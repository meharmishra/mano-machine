==> flow/design.v <==
module acc_reg( acc_in, clk, load, clr, inc,acc_out);
output reg [15:0]acc_out;
input [15:0] acc_in;
input clk, load, inc, clr;
reg [15:0] temp;
always @ (posedge clk)
if(clr)
temp <= 12'b0;
else if(load)
temp <= acc_in;
else if(inc)
temp <= temp +1'b1;
always @ (posedge clk)
acc_out <= temp;
endmodule
From RTL to reports: acc_reg. Tool output for the design above, in the order of the flow. Lines are those of the file above, counted from 1. Library cell names are shortened. Not given: n/a

Top module: acc_reg. Clock: clk. Cell library: sky130hd. Library corner: tt_025C_1v80.

Word-level counts. Yosys after proc, flatten, opt, wreduce and memory -nomap, before mapping. Memory bits, and registers merged into a memory's read port (data or address), are not among the register bits. Print and check cells are not counted. Equal cells are merged and count once.

The entry for $add $sub $neg reads 1. Mux-type cells: 2. The entry for reductions and logical operators reads 1.

Operator list (count): 16-bit 2-to-1 mux (2); 16-bit by 1-bit adder with 16-bit output (second input constant) (1); 2-bit nonzero test (1).

Under bits in registers stands 32. The entry for output and inout port bits reads 16. The entry for word-level cells reads 6.

Depth. Yosys ltp: most cells in a row. Word level: on the elaborated netlist, between registers, memories and ports. Mapped: between sequential cells and ports; inverters and the memories' decode and read muxes count.

The entry for depth in word-level cells reads 3. Under ABC_AREA stands 1. The entry for mapped depth reads 8. The entry for depth with buffers taken out reads 8.

After synthesis. Source: synth_stat.txt of the flow (Yosys; design flattened, memories mapped). It holds for the ABC_AREA given above (unset counts as 0); a run with the other value may have another netlist. The area totals of this step are shown rounded.

Cell types (count): dfxtp_1 (32); nand2_1 (30); nand3_1 (17); a22oi_1 (10); a21oi_1 (13); inv_1 (14); xor2_1 (4); nor2_1 (9); nand2_2 (5); nor2_2 (5); o21ai_0 (6); nand4_1 (3); a21oi_2 (2); o21bai_1 (2); ha_1 (1); nor2_4 (1); o21bai_2 (1); xnor2_1 (1).

Other cell types: 5; their cells: 7.

Under standard cells after synthesis stands 163. The figure for chip area (Yosys) is 1320 um2. For sequential area the number is 641 um2. Under flip-flop cells stands 32.

Path before layout. Path of least setup slack by OpenSTA after synthesis, without wires, with an ideal clock, recovery checks aside; 20% of the period is set as input and as output delay. Where synthesis merged equal registers, the netlist keeps one of their names.

Path type: input to register. Start: in load. End: reg temp[10]. The figure for period is 3040 ps. External input delay: 608 ps. Library setup time: 68 ps. The entry for arrival time reads 1205 ps. The figure for data required time is 2972 ps. Under slack stands 1767 ps. Path delay: 665 ps. The figure for driving pins on the path is 4. The figure for synthesis period reached is 1273 ps.

"path delay" = arrival - input delay + setup time. "driving pins on the path": output pins that drive a net of the path, with the launching flip-flop's if there is one; two outputs of one cell count as two. "synthesis period reached" is the clock period less the worst setup slack; recovery checks do not enter. This is arithmetic on one report: input and output delays are still those of the set period (20% each). Between the ends stands the longest chain of elaborated cells between them, by number of cells; it is not shown to be the way that was timed. Of several equally long chains one is given. Each line given opens the expression or statement behind the cell; cells for indexed reads and writes are added by Yosys, which also makes memories of some case tables. At most two assigning lines are given for a register; there are more.

Cells stage by stage: nor2_1 buf_2 a22oi_1 a21oi_2. Under cells in the longest elaborated chain stands 1.

Ends and longest elaborated chain, after synthesis: start, declared (RTL line 4) `input clk, load, inc, clr;`; 16-bit 2-to-1 mux (RTL line 9) `else if(load)`; end, assigned (RTL line 10) `temp <= acc_in;`; end, assigned (RTL line 12) `temp <= temp +1'b1;`; end, declared (RTL line 5) `reg [15:0] temp;`.

Timing after layout. From the final timing report of flow run 1: the path of least setup slack in the routed layout; clock arrival at registers is part of the times. The path's times are printed in steps of 10 ps; the period is the one set.

Path type: register to output. Start: reg acc_out[5]. End: out acc_out[5]. The figure for period is 1800 ps. The figure for output delay is 360 ps. The entry for arrival time reads 1190 ps. The figure for data required time is 1440 ps. Under slack stands 250 ps. The figure for driving pins on the path is 2.

Cells stage by stage: dfxtp_1 clkdlybuf4s50_1. Under cells in the longest elaborated chain stands 0.

Ends and longest elaborated chain, post-layout: start, declared (RTL line 2) `output reg [15:0]acc_out;`; start, assigned (RTL line 14) `acc_out <= temp;`; end, declared (RTL line 2).

Hand-over note for acc_reg

Flow measurements of acc_reg on sky130hd: 2 stored runs with different settings, listed in no order. Input and output delays are each 20% of the period that was set; the output load is 0.01 pF. "critical path time": the worst setup path's part of the clock period (all of it between registers, 20% less for each end at a port) less its slack. A launch clock that arrives late makes it longer, a capture clock that arrives late makes it shorter. By "overall power" is meant OpenSTA's value without simulated activity: inputs other than the clock are taken to toggle once in ten clock periods, and the tool carries that through the logic. "critical path time" is given in steps of 10 ps. Results are given in rounded form.

Flow run 1 has these settings: period_ns 1.8; CORE_UTILIZATION 36; PLACE_DENSITY_LB_ADDON 0.22; CELL_PAD_IN_SITES_DETAIL_PLACEMENT 0; ABC_AREA 1; SLEW_MARGIN 15; CAP_MARGIN 20; CORE_MARGIN 2. The synthesized cell area is 1320 um2. The measured area of the die is 4160 um2. For the post-route utilization the run shows 0.53. The measured worst setup slack after layout is 247 ps. The final worst hold slack reads 399 ps. The overall power comes to 1400 uW. The measured critical path time is 1190 ps. Worst setup path kind: register to output.

Flow run 2 has these settings: period_ns 1.78; CORE_UTILIZATION 36; PLACE_DENSITY_LB_ADDON 0.28; HOLD_SLACK_MARGIN -0.08; CORE_ASPECT_RATIO 1.29; CTS_CLUSTER_DIAMETER 322; MIN_ROUTING_LAYER met2; MAX_ROUTING_LAYER met5; CAP_MARGIN 20; CORE_MARGIN 2; SLEW_MARGIN 20. The synthesized cell area is 1160 um2. The measured area of the die is 3700 um2. For the post-route utilization the run shows 0.595. The measured worst setup slack after layout is 59 ps. The final worst hold slack reads 378 ps. The overall power comes to 1590 uW. The measured critical path time is 1720 ps. Worst setup path kind: register to register.

End of note.
